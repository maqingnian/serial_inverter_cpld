==> flow/design.v <==
`timescale	1ns/100ps
module	opm
(
	clk,
	rst,
	ctrl,
	sig_in,
	timer_val,		 
	delay_time,
	hv_out,
	lv_out
);
input			clk;
input			rst;
input	[7:0]	ctrl;
input			sig_in;
input	[15:0]	timer_val;
input	[15:0]	delay_time;
output			hv_out;
output			lv_out;
reg				hv_out;
reg				lv_out;
reg		[1:0]	sig_edge;
reg		[15:0]	cc;
reg		[11:0]	tt;
reg		[11:0]	tt_n;
reg		[3:0]	sm_cs;
reg		[3:0]	sm_ns;
parameter		SM_INIT 							= 4'd0;
parameter		SM_WAIT_UNTIL_HV_TIMER_REACH	= 4'd1;
parameter		SM_HV_TRIG_START				= 4'd2;
parameter		SM_HV_TRIG_END					= 4'd3;
parameter		SM_WAIT_UNTIL_LV_TIMER_REACH	= 4'd4;
parameter		SM_LV_TRIG_START				= 4'd5;
parameter		SM_LV_TRIG_END					= 4'd6;
parameter		TIME_60US						= 12'd2400;
always @ (posedge clk or negedge rst)
begin
	if(!rst)
		sig_edge <= #1 2'b00;
	else
		sig_edge <= #1 { sig_edge[0], sig_in };
end
always @ (posedge clk or negedge rst)
begin
	if(!rst)
		sm_cs <= #1 SM_INIT;
	else
		sm_cs <= #1 sm_ns;
end
always @ (*)
begin
	case(sm_cs)
	SM_INIT:
	begin
		if(ctrl[0] == 1'b0)
			sm_ns = sm_cs;
		else if(sig_edge == 2'b01)
			sm_ns = SM_WAIT_UNTIL_HV_TIMER_REACH;
		else
			sm_ns = sm_cs;
	end
	SM_WAIT_UNTIL_HV_TIMER_REACH:
	begin
		if(ctrl[0] == 1'b0)
			sm_ns = SM_INIT;
		else if(cc == timer_val)
			sm_ns = SM_HV_TRIG_START;
		else
			sm_ns = sm_cs;
	end
	SM_HV_TRIG_START:
	begin
		if(ctrl[0] == 1'b0)
			sm_ns = SM_INIT;
		else if(tt == TIME_60US)
			sm_ns = SM_HV_TRIG_END;
		else
			sm_ns = sm_cs;
	end
	SM_HV_TRIG_END:
	begin
		if(ctrl[0] == 1'b0)
			sm_ns = SM_INIT;
		else if(sig_edge == 2'b10)
			sm_ns = SM_WAIT_UNTIL_LV_TIMER_REACH;
		else
			sm_ns = sm_cs;
	end
	SM_WAIT_UNTIL_LV_TIMER_REACH:
	begin
		if(ctrl[0] == 1'b0)
			sm_ns = SM_INIT;
		else if(cc == timer_val)
			sm_ns = SM_LV_TRIG_START;
		else
			sm_ns = sm_cs;
	end
	SM_LV_TRIG_START:
	begin
		if(ctrl[0] == 1'b0)
			sm_ns = SM_INIT;
		else if(tt == TIME_60US)
			sm_ns = SM_LV_TRIG_END;
		else
			sm_ns = sm_cs;
	end
	SM_LV_TRIG_END:
	begin
		if(ctrl[0] == 1'b0)
			sm_ns = SM_INIT;
		else if(sig_edge == 2'b01)
			sm_ns = SM_WAIT_UNTIL_HV_TIMER_REACH;
		else
			sm_ns = sm_cs;
	end
	default:	sm_ns = sm_cs;
	endcase
end
always @ (posedge clk or negedge rst)
begin
	if(!rst)
		cc <= #1 16'd0;
	else
	begin
		if(ctrl[0] == 1'b0)
			cc <= #1 16'd0;
		else if( sig_edge == 2'b01 || sig_edge == 2'b10 )
			cc <= #1 timer_val + delay_time;
		else
			cc <= #1 cc;
	end
end
always @ (posedge clk or negedge rst)
begin
	if(!rst)
		tt <= #1 12'd0;
	else
		tt <= #1 tt_n;
end
always @ (*)
begin
	if(	sm_cs == SM_HV_TRIG_START ||
		sm_cs == SM_LV_TRIG_START	)
		tt_n = tt + 1'b1;
	else
		tt_n = 12'd0;	
end
always @ (posedge clk or negedge rst)
begin
	if(!rst)
		hv_out <= #1 1'b1;
	else
	begin
		if(sm_cs == SM_HV_TRIG_START)
			hv_out <= #1 1'b0;
		else
			hv_out <= #1 1'b1;
	end
end
always @ (posedge clk or negedge rst)
begin
	if(!rst)
		lv_out <= #1 1'b1;
	else
	begin
		if(sm_cs == SM_LV_TRIG_START)
			lv_out <= #1 1'b0;
		else
			lv_out <= #1 1'b1;
	end
end
endmodule
== Step by step through the tools: opm ==
Tool output for the design above, in the order of the flow.
Line numbers count from 1 in the design file above.
Cell names lack the library's common part.
A cell with n/a has no value.
Inputs
  design top: opm
  clock: clk
  standard-cell library: sky130hd
  corner: tt_025C_1v80

== Word-level counts ==
Source: Yosys, flattened and elaborated, memories not mapped. Widths are those after wreduce. Registers that Yosys merges into a memory's read port (data or address) are not register bits. Print and check cells do not count. Equal cells are merged and count once.
Bit counts
  register bits: 36
  output and inout bits: 2
  cells after elaboration: 49
Cells by class
  add/subtract/negate cells: 2
  equal/unequal tests: 17
  muxes and demuxes: 19
  reductions and logical operators: 5
Operators by type and width (count)
  4-bit 2-to-1 mux: 13
  16-bit 2-to-1 mux: 2
  4-bit parallel mux with 7-bit select: 1
  16-bit adder: 1
  16-bit == test: 1
  3-bit inequality test (second input constant): 5
  12-bit by 1-bit adder with 12-bit output (second input constant): 1
  12-bit == test (second input constant): 1
  4-bit by 3-bit == test with 1-bit output (second input constant): 3
  12-bit 2-to-1 mux: 1
  4-bit by 2-bit == test with 1-bit output (second input constant): 2
  7-bit AND reduction: 1
  7-bit nonzero test: 1
  4-bit by 1-bit == test with 1-bit output (second input constant): 1
  4-bit zero test: 1
  1-bit logical OR: 2
  2-bit by 1-bit == test with 1-bit output (second input constant): 1
  2-bit by 1-bit inequality test with 1-bit output (second input constant): 1
  2-bit == test (second input constant): 1
  2-bit inequality test (second input constant): 1
  1-bit 2-to-1 mux: 2

== Longest topological paths ==
Yosys ltp: most cells in a row. Word level: on the elaborated netlist, between registers, memories and ports. Mapped: between sequential cells and ports; inverters and the memories' decode and read muxes count.
Logic depth
  depth in word-level cells: 4
  ABC_AREA: 0
  gate-level depth with buffers: 9
  mapped depth without buffers: 9

== After synthesis ==
Source: synth_stat.txt of the flow (Yosys; design flattened, memories mapped). It holds for the ABC_AREA given above (unset counts as 0); a run with the other value may have another netlist.
Mapped netlist
  cell count: 270
  cell area after synthesis: 0.0026025 sq mm
  sequential area: 0.0009797 sq mm
  mapped flip-flops: 39
  buffers: 10
Cells by type (count)
  dfrtp_1: 36
  xor2_1: 29
  ha_1: 19
  dfstp_2: 3
  xnor2_1: 9
  o21ai_0: 15
  nor2_1: 18
  nor2b_1: 10
  inv_1: 15
  nand2_1: 15
  a21oi_1: 10
  a22o_1: 5
  and2_1: 7
  nand4_1: 6
  nand3_1: 7
  a21oi_4: 2
  a21o_1: 4
  and4_1: 3
Not listed: further types 35, cells in them 57.

== Path before layout ==
Source: OpenSTA report_checks on the synthesized netlist (no wires, ideal clock, input and output delay 20% of the period each), path of least setup slack; recovery checks are left aside. Register names are those of the netlist, which keeps one name where synthesis merged equal registers.
Path post-synthesis
  path kind: input port to flip-flop
  start: input port timer_val[0]
  end: register cc[12]
  period: 2600 ps
  time at the first pin: 520 ps
  data arrival time: 2182 ps
  required time: 2479 ps
  setup slack: 297 ps
  path delay: 1783 ps
  stages: 9
  path buffers: 0
  synthesis period reached: 2303 ps
"path delay" = arrival - input delay + setup time.
"stages": output pins that drive a net of the path, with the launching flip-flop's if there is one; two outputs of one cell count as two.
"synthesis period reached" = period - worst setup slack (recovery checks aside). The figure is calculated, with input and output delays left at 20% of the set period.
Between the ends stands the longest chain of elaborated cells between them, by number of cells; it is not shown to be the way that was timed. Of several equally long chains one is given.
Each line given opens the expression or statement behind the cell; cells for indexed reads and writes are added by Yosys, which also makes memories of some case tables.
At most two assigning lines are given for a register; there are more.
Between the ends, post-synthesis
  cells stage by stage: ha_1 inv_1 fa_1 and2b_1 o211ai_2 a311oi_2 o21ai_1 xnor2_1 a22o_1
  length of the longest elaborated chain: 3
  elaborated cells on any way between the ends: 3
  RTL lines with such cells: 3
  those cells by class: add/sub: 1; mux: 2
RTL lines, path post-synthesis
  from (decl): RTL line 17  | input [15:0] timer_val;
  16-bit adder: RTL line 129  | cc <= #1 timer_val + delay_time;
  16-bit 2-to-1 mux: RTL line 128  | else if( sig_edge == 2'b01 || sig_edge == 2'b10 )
  16-bit 2-to-1 mux: RTL line 126  | if(ctrl[0] == 1'b0)
  to (assign): RTL line 129
  to (assign): RTL line 131  | cc <= #1 cc;
  to (decl): RTL line 24  | reg [15:0] cc;

== Path in the finished layout ==
Path of least setup slack in the final report of stored run 1 (OpenROAD, finished layout, wires in). Where an end is a register, its clock arrival counts in the times.
The path's times are printed in steps of 10 ps; the period is the one set.
Path after layout
  path kind: input port to flip-flop
  start: input port timer_val[0]
  end: register cc[12]
  period: 2750 ps
  time at the first pin: 550 ps
  data arrival time: 2790 ps
  required time: 2940 ps
  setup slack: 140 ps
  stages: 11
  path buffers: 2
Between the ends stands the longest chain of elaborated cells between them, by number of cells; it is not shown to be the way that was timed. Of several equally long chains one is given.
At most two assigning lines are given for a register; there are more.
Between the ends, after layout
  cells stage by stage: clkdlybuf4s50_1 ha_1 inv_1 fa_1 and2b_1 o211ai_2 a311oi_2 buf_4 o21ai_1 xnor2_1 a22o_1
  length of the longest elaborated chain: 3
  elaborated cells on any way between the ends: 3
  RTL lines with such cells: 3
  those cells by class: add/sub: 1; mux: 2
RTL lines, path after layout
  from (decl): RTL line 17  | input [15:0] timer_val;
  16-bit adder: RTL line 129  | cc <= #1 timer_val + delay_time;
  16-bit 2-to-1 mux: RTL line 128  | else if( sig_edge == 2'b01 || sig_edge == 2'b10 )
  16-bit 2-to-1 mux: RTL line 126  | if(ctrl[0] == 1'b0)
  to (assign): RTL line 129
  to (assign): RTL line 131  | cc <= #1 cc;
  to (decl): RTL line 24  | reg [15:0] cc;

Appendix: measured runs

Below are 2 stored runs of the flow (Yosys, OpenROAD; platform sky130hd) on opm, each with its settings and what was measured, unordered. Constraints: input delay and output delay 20% of the set period each, output load 0.01 pF.
"achieved clock period" means the clock period less the worst setup slack. The figure is calculated, with input and output delays left at 20% of the set period.
"worst setup path time" is the time allowed to the run's worst setup path (the clock period less input and output delay, where it has them) less its slack. Clock arrival times count: a late capture clock shortens it, a late launch clock lengthens it.
"power": no workload was simulated; the value follows from the tool's default switching activity.
"worst setup path time" is given in steps of 10 ps.

Stored run 1
==> flow/run.sh <==
#!/bin/bash
# the make line also repeats the synthesis and layout settings of config.mk as NAME=value (left out here)
make -C /OpenROAD-flow-scripts/flow DESIGN_CONFIG=/design/flow/config.mk WORK_HOME=/design/flow/orfs CLKGATE_MAP_FILE= finish
==> flow/config.mk <==
export PLATFORM = sky130hd
export DESIGN_NAME = opm
export DESIGN_NICKNAME = opm
export VERILOG_FILES = /design/flow/design.v
export SDC_FILE = /design/flow/constraint.sdc
export NUM_CORES = 4
export LEC_CHECK = 0
export CAP_MARGIN = 15
export CORE_MARGIN = 2
export CORE_UTILIZATION = 32
export CTS_CLUSTER_SIZE = 14
export GPL_ROUTABILITY_DRIVEN = 0
export MIN_ROUTING_LAYER = met1
export SLEW_MARGIN = 10
==> flow/constraint.sdc <==
create_clock -name core_clock -period 2.75 [get_ports {clk}]
set_input_delay 0.5500 -clock core_clock [delete_from_list [all_inputs] [get_ports {clk}]]
set_output_delay 0.5500 -clock core_clock [all_outputs]
set_load 0.01 [all_outputs]

==> results of stored run 1 <==
chip area after synthesis (Yosys): 0.0026025 sq mm
die area: 0.0088699 sq mm
standard-cell area of the final layout: 0.0032368 sq mm
utilization: 41.5 %
worst setup slack after layout: 144 ps
total negative slack: 0 ps
power: 0.001482 W
achieved clock period: 2606 ps
worst setup path time: 2060 ps
worst setup path kind: input port to flip-flop

Stored run 2
==> flow/run.sh <==
#!/bin/bash
# the make line also repeats the synthesis and layout settings of config.mk as NAME=value (left out here)
make -C /OpenROAD-flow-scripts/flow DESIGN_CONFIG=/design/flow/config.mk WORK_HOME=/design/flow/orfs CLKGATE_MAP_FILE= finish
==> flow/config.mk <==
export PLATFORM = sky130hd
export DESIGN_NAME = opm
export DESIGN_NICKNAME = opm
export VERILOG_FILES = /design/flow/design.v
export SDC_FILE = /design/flow/constraint.sdc
export NUM_CORES = 4
export LEC_CHECK = 0
export CAP_MARGIN = 30
export CORE_ASPECT_RATIO = 1.28
export CORE_MARGIN = 10
export CORE_UTILIZATION = 70
export GPL_ROUTABILITY_DRIVEN = 1
export HOLD_SLACK_MARGIN = 0.08
export MAX_ROUTING_LAYER = met5
export PLACE_DENSITY_LB_ADDON = 0.3
export SETUP_SLACK_MARGIN = 0.95
export SLEW_MARGIN = 20
==> flow/constraint.sdc <==
create_clock -name core_clock -period 3.52 [get_ports {clk}]
set_input_delay 0.7040 -clock core_clock [delete_from_list [all_inputs] [get_ports {clk}]]
set_output_delay 0.7040 -clock core_clock [all_outputs]
set_load 0.01 [all_outputs]

==> results of stored run 2 <==
chip area after synthesis (Yosys): 0.0026025 sq mm
die area: 0.0065756 sq mm
standard-cell area of the final layout: 0.0032143 sq mm
utilization: 88.6 %
worst setup slack after layout: 980 ps
total negative slack: 0 ps
power: 0.001195 W
achieved clock period: 2540 ps
worst setup path time: 1840 ps
worst setup path kind: input port to flip-flop
