==> flow/design.v <==
module	spi
(
	clk,
	rst,
	spi_sck,
	spi_sdi,
	spi_sdo,
	spi_rx_reg,
	spi_tx_reg,
	data_ok
);
input			clk;
input			rst;
input			spi_sck;
input			spi_sdi;
output			spi_sdo;
output			data_ok;
output	[7:0]	spi_rx_reg;
input	[7:0]	spi_tx_reg;
wire		[7:0]	spi_tx_reg;
parameter		MAX_BITS	= 4'd8;
reg		[1:0]	sck_edge;
reg		[7:0]	spi_rx_reg;
reg		[7:0]	spi_rx_reg_n;
reg		[7:0]	spi_tx_buf;
reg		[7:0]	spi_tx_buf_n;
reg		[3:0]	spi_rx_cnt;
reg		[3:0]	spi_rx_cnt_n;
reg				spi_sdo;
reg				spi_sdo_n;
always @ (posedge clk or negedge rst)
begin
	if(!rst)
		sck_edge <= #1 2'b00;
	else
		sck_edge <= #1 { sck_edge[0], spi_sck };
end
always @ (posedge clk or negedge rst)
begin
	if(!rst)
		spi_rx_cnt <= #1 4'd0;
	else
		spi_rx_cnt <= #1 spi_rx_cnt_n;
end
always @ (*)
begin
	if(spi_rx_cnt == MAX_BITS)
		spi_rx_cnt_n = 4'd0;
	else if(sck_edge == 2'b01)
		spi_rx_cnt_n = spi_rx_cnt + 1'b1;
	else
		spi_rx_cnt_n = spi_rx_cnt;		
end
always @ (posedge clk or negedge rst)
begin
	if(!rst)
		spi_rx_reg <= #1 5'd0;
	else
		spi_rx_reg <= #1 spi_rx_reg_n;
end
always @ (*)
begin
	if(sck_edge == 2'b01)
		spi_rx_reg_n = { spi_rx_reg[6:0], spi_sdi };
	else
		spi_rx_reg_n = spi_rx_reg;
end
always @ (posedge clk or negedge rst)
begin
	if(!rst)
		spi_tx_buf <= #1 8'h00;
	else
		spi_tx_buf <= #1 spi_tx_buf_n;
end
always @ (*)
begin
	if(spi_rx_cnt == 4'd0)
		spi_tx_buf_n = spi_tx_reg;
	else
		spi_tx_buf_n = spi_tx_buf;
end
always @ (posedge clk or negedge rst)
begin
	if(!rst)
		spi_sdo <= #1 1'b0;
	else
		spi_sdo <= #1 spi_sdo_n;
end
always @ (*)
begin
	if(sck_edge == 2'b10)
	begin
		case (spi_rx_cnt)
		4'h0:	spi_sdo_n = spi_tx_buf[7];
		4'h1:	spi_sdo_n = spi_tx_buf[6];
		4'h2:	spi_sdo_n = spi_tx_buf[5];
		4'h3:	spi_sdo_n = spi_tx_buf[4];
		4'h4:	spi_sdo_n = spi_tx_buf[3];
		4'h5:	spi_sdo_n = spi_tx_buf[2];
		4'h6:	spi_sdo_n = spi_tx_buf[1];
		4'h7:	spi_sdo_n = spi_tx_buf[0];
		default:	spi_sdo_n = spi_tx_buf[7];
		endcase
	end
	else if(spi_rx_cnt == 4'h0)
		spi_sdo_n = spi_tx_buf[7];
	else
		spi_sdo_n = spi_sdo;
end
assign	data_ok = spi_rx_cnt[3];
endmodule
Step by step through the tools: spi
The steps from the RTL of spi to its reports follow in flow order. Line numbers count from 1 in the design file above. Library cell names are shortened. The mark n/a stands for no value.

Top module: spi. Clock input: clk. Cell library: sky130hd. Library corner: tt_025C_1v80.

After elaboration
Source: Yosys, flattened and elaborated, memories not mapped. Widths are those after wreduce. Registers that Yosys merges into a memory's read port (data or address) are not register bits. Print and check cells do not count. Equal cells are merged and count once.

Div/mod/pow operators: 0. For reduce/logical cells the number is 3. Add/subtract/negate cells: 1. For magnitude comparators the number is 0. The figure for muxes and demuxes is 5. For shifts and indexed selects the number is 0. Bitwise logic cells: 0. For equal/unequal tests the number is 10. The entry for $mul reads 0.

Operator list (count): equality test 4 x 3 -> 1 bit with constant B (4); equality test 4 x 2 -> 1 bit with constant B (2); two-way mux 4 bit (2); case mux 1 bit (select 7 bit) (1); nonzero test 2 bit (2); adder 4 x 1 -> 4 bit with constant B (1); equality test 4 x 1 -> 1 bit with constant B (1); equality test 4 bit with constant B (1); zero test 4 bit (1); equality test 2 x 1 -> 1 bit with constant B (1); equality test 2 bit with constant B (1); two-way mux 1 bit (2).

The figure for bits of input ports is 12. The entry for memory bits (writable) reads 0. For ROM bits the number is 0. For memories kept the number is 0. For latch bits the number is 0. Under register bits after elaboration stands 23. Word width x clocked read ports: 0.

Logic depth
Yosys ltp: most cells in a row. Word level: on the elaborated netlist, between registers, memories and ports. Mapped: between sequential cells and ports; inverters and the memories' decode and read muxes count.

The figure for depth in word-level cells is 3. The figure for ABC_AREA is 0. Mapped depth: 7.

After synthesis
The flow's flattened synthesis, as Yosys stat reports it; memories are mapped. The netlist is that of the ABC_AREA named above (0 if unset); the other value can give another one. The area totals of this step are shown rounded.

Flip-flops: 23. Under standard cells after synthesis stands 76. Under mapped area stands 1060 um2. The entry for buffer cells reads 3. The entry for sequential area reads 575.6 um2.

Cell types (count): dfrtp_1 (23); mux2_2 (19); ha_1 (4); a2111oi_4 (1); a21oi_1 (4); a2111oi_2 (1); nand2b_1 (2); nor2b_1 (2); buf_6 (1); and4b_1 (1); mux2i_1 (1); nor3_1 (2); a221oi_1 (1); nor2b_2 (1); xnor2_1 (1); a22oi_1 (1); and2b_1 (1); buf_4 (1).

Not listed: further types 7, cells in them 9.

Path before layout
OpenSTA on the mapped netlist: ideal clock, no wires. The path of least setup slack (recovery checks aside). Input and output delay are each 20% of the period. Register names are those of the netlist, which keeps one name where synthesis merged equal registers.

Path kind: reg-to-reg. Start: register spi_rx_cnt[0]. End: register spi_sdo. The entry for path delay reads 1.667 ns. Under path slack stands 0.433 ns. The entry for clock period reads 2.1 ns. The figure for path buffers is 1. The entry for data required time reads 1.989 ns. The figure for stages on the path is 8. Under setup time stands 0.111 ns. The entry for arrival reads 1.556 ns. For period reached after synthesis the number is 1.667 ns.

"path delay" = arrival - input delay + setup time. "stages on the path": output pins that drive a net of the path, with the launching flip-flop's if there is one; two outputs of one cell count as two. "period reached after synthesis" = period - worst setup slack (recovery checks aside). The figure is calculated, with input and output delays left at 20% of the set period. Between the ends stands the longest chain of elaborated cells between them, by number of cells; it is not shown to be the way that was timed. Of several equally long chains one is given. A line is the first line of the expression or statement that the cell stems from. Yosys adds cells for indexed reads and writes and turns some case tables into memories.

Cell sequence: dfrtp_1 inv_1 ha_1 nor2b_2 and2b_1 buf_4 nor3_1 a2111oi_2. The figure for length of the longest elaborated chain is 3.

Ends and longest elaborated chain, after synthesis: from (decl) (RTL line 27) `reg [3:0] spi_rx_cnt;`; from (assign) (RTL line 41) `spi_rx_cnt <= #1 4'd0;`; from (assign) (RTL line 43) `spi_rx_cnt <= #1 spi_rx_cnt_n;`; zero test 4 bit (RTL line 105) `else if(spi_rx_cnt == 4'h0)`; two-way mux 1 bit (RTL line 105); two-way mux 1 bit (RTL line 91) `if(sck_edge == 2'b10)`; to (assign) (RTL line 85) `spi_sdo <= #1 1'b0;`; to (assign) (RTL line 87) `spi_sdo <= #1 spi_sdo_n;`; to (decl) (RTL line 16) `output spi_sdo;`.

Path in the finished layout
Path of least setup slack in the final report of record 1 (OpenROAD, finished layout, wires in). Where an end is a register, its clock arrival counts in the times.

Path kind: reg-to-reg. Start: register spi_rx_cnt[1]. End: register spi_sdo. Under setup time stands 0.10 ns. Under path slack stands -0.54 ns. The entry for arrival reads 1.80 ns. The figure for path buffers is 1. The figure for stages on the path is 8. The entry for data required time reads 1.26 ns. The entry for clock period reads 1.1 ns.

Between the ends stands the longest chain of elaborated cells between them, by number of cells; it is not shown to be the way that was timed. Of several equally long chains one is given.

Cell sequence: dfrtp_2 inv_2 ha_4 nor2b_4 and2b_2 buf_6 nor3_1 a2111oi_2. The figure for length of the longest elaborated chain is 3.

Ends and longest elaborated chain, post-layout: from (decl) (RTL line 27) `reg [3:0] spi_rx_cnt;`; from (assign) (RTL line 41) `spi_rx_cnt <= #1 4'd0;`; from (assign) (RTL line 43) `spi_rx_cnt <= #1 spi_rx_cnt_n;`; zero test 4 bit (RTL line 105) `else if(spi_rx_cnt == 4'h0)`; two-way mux 1 bit (RTL line 105); two-way mux 1 bit (RTL line 91) `if(sck_edge == 2'b10)`; to (assign) (RTL line 85) `spi_sdo <= #1 1'b0;`; to (assign) (RTL line 87) `spi_sdo <= #1 spi_sdo_n;`; to (decl) (RTL line 16) `output spi_sdo;`.

Add stored flow runs of spi

Measured data: module spi, platform sky130hd, 2 stored runs of the flow under differing settings, order arbitrary. Input and output delays are each 20% of the period that was set; the output load is 0.01 pF. By "achieved clock period" is meant the clock period of the run minus its worst setup slack. This is arithmetic on one report: input and output delays are still those of the set period (20% each). By "time on the worst setup path" is meant the share of the clock period that the worst setup path is allowed (20% is reserved at inputs, 20% at outputs), minus its slack. Clock arrival times at its registers enter into it. "overall power" is the tool's figure for a default switching activity; nothing was simulated. Values from the reports are rounded here.

Record 1 has these settings: period_ns 1.1; CORE_UTILIZATION 29; SETUP_SLACK_MARGIN 0.27; PLACE_DENSITY_LB_ADDON 0.04; CORE_ASPECT_RATIO 1.19; CORE_MARGIN 2; CELL_PAD_IN_SITES_GLOBAL_PLACEMENT 3; TNS_END_PERCENT 65; ABC_AREA 0; GPL_TIMING_DRIVEN 0; CTS_CLUSTER_DIAMETER 343; CAP_MARGIN 20; SLEW_MARGIN 20. The mapped cell area after synthesis is 1,060 um2. The full die area stands at 4,156 um2. The final utilization stands at 46.7%. The smallest setup slack stands at -0.535 ns. For the overall power the run shows 4,200 uW. The achieved clock period stands at 1.635 ns. The time on the worst setup path reads 1.64 ns. Class of the worst setup path: reg-to-reg.

Record 2 has these settings: period_ns 1.3; CORE_UTILIZATION 42; SETUP_SLACK_MARGIN 0.07; PLACE_DENSITY_LB_ADDON 0.17; CELL_PAD_IN_SITES_GLOBAL_PLACEMENT 2; CELL_PAD_IN_SITES_DETAIL_PLACEMENT 0; GPL_TIMING_DRIVEN 0; GPL_ROUTABILITY_DRIVEN 1; CTS_CLUSTER_SIZE 61; CTS_CLUSTER_DIAMETER 84; MIN_ROUTING_LAYER met2; MAX_ROUTING_LAYER met4; CAP_MARGIN 20; CORE_MARGIN 2; SLEW_MARGIN 20. The mapped cell area after synthesis is 1,060 um2. The full die area stands at 2,941 um2. The final utilization stands at 68.0%. The smallest setup slack stands at -0.391 ns. For the overall power the run shows 3,803 uW. The achieved clock period stands at 1.691 ns. The time on the worst setup path reads 1.69 ns. Class of the worst setup path: reg-to-reg.
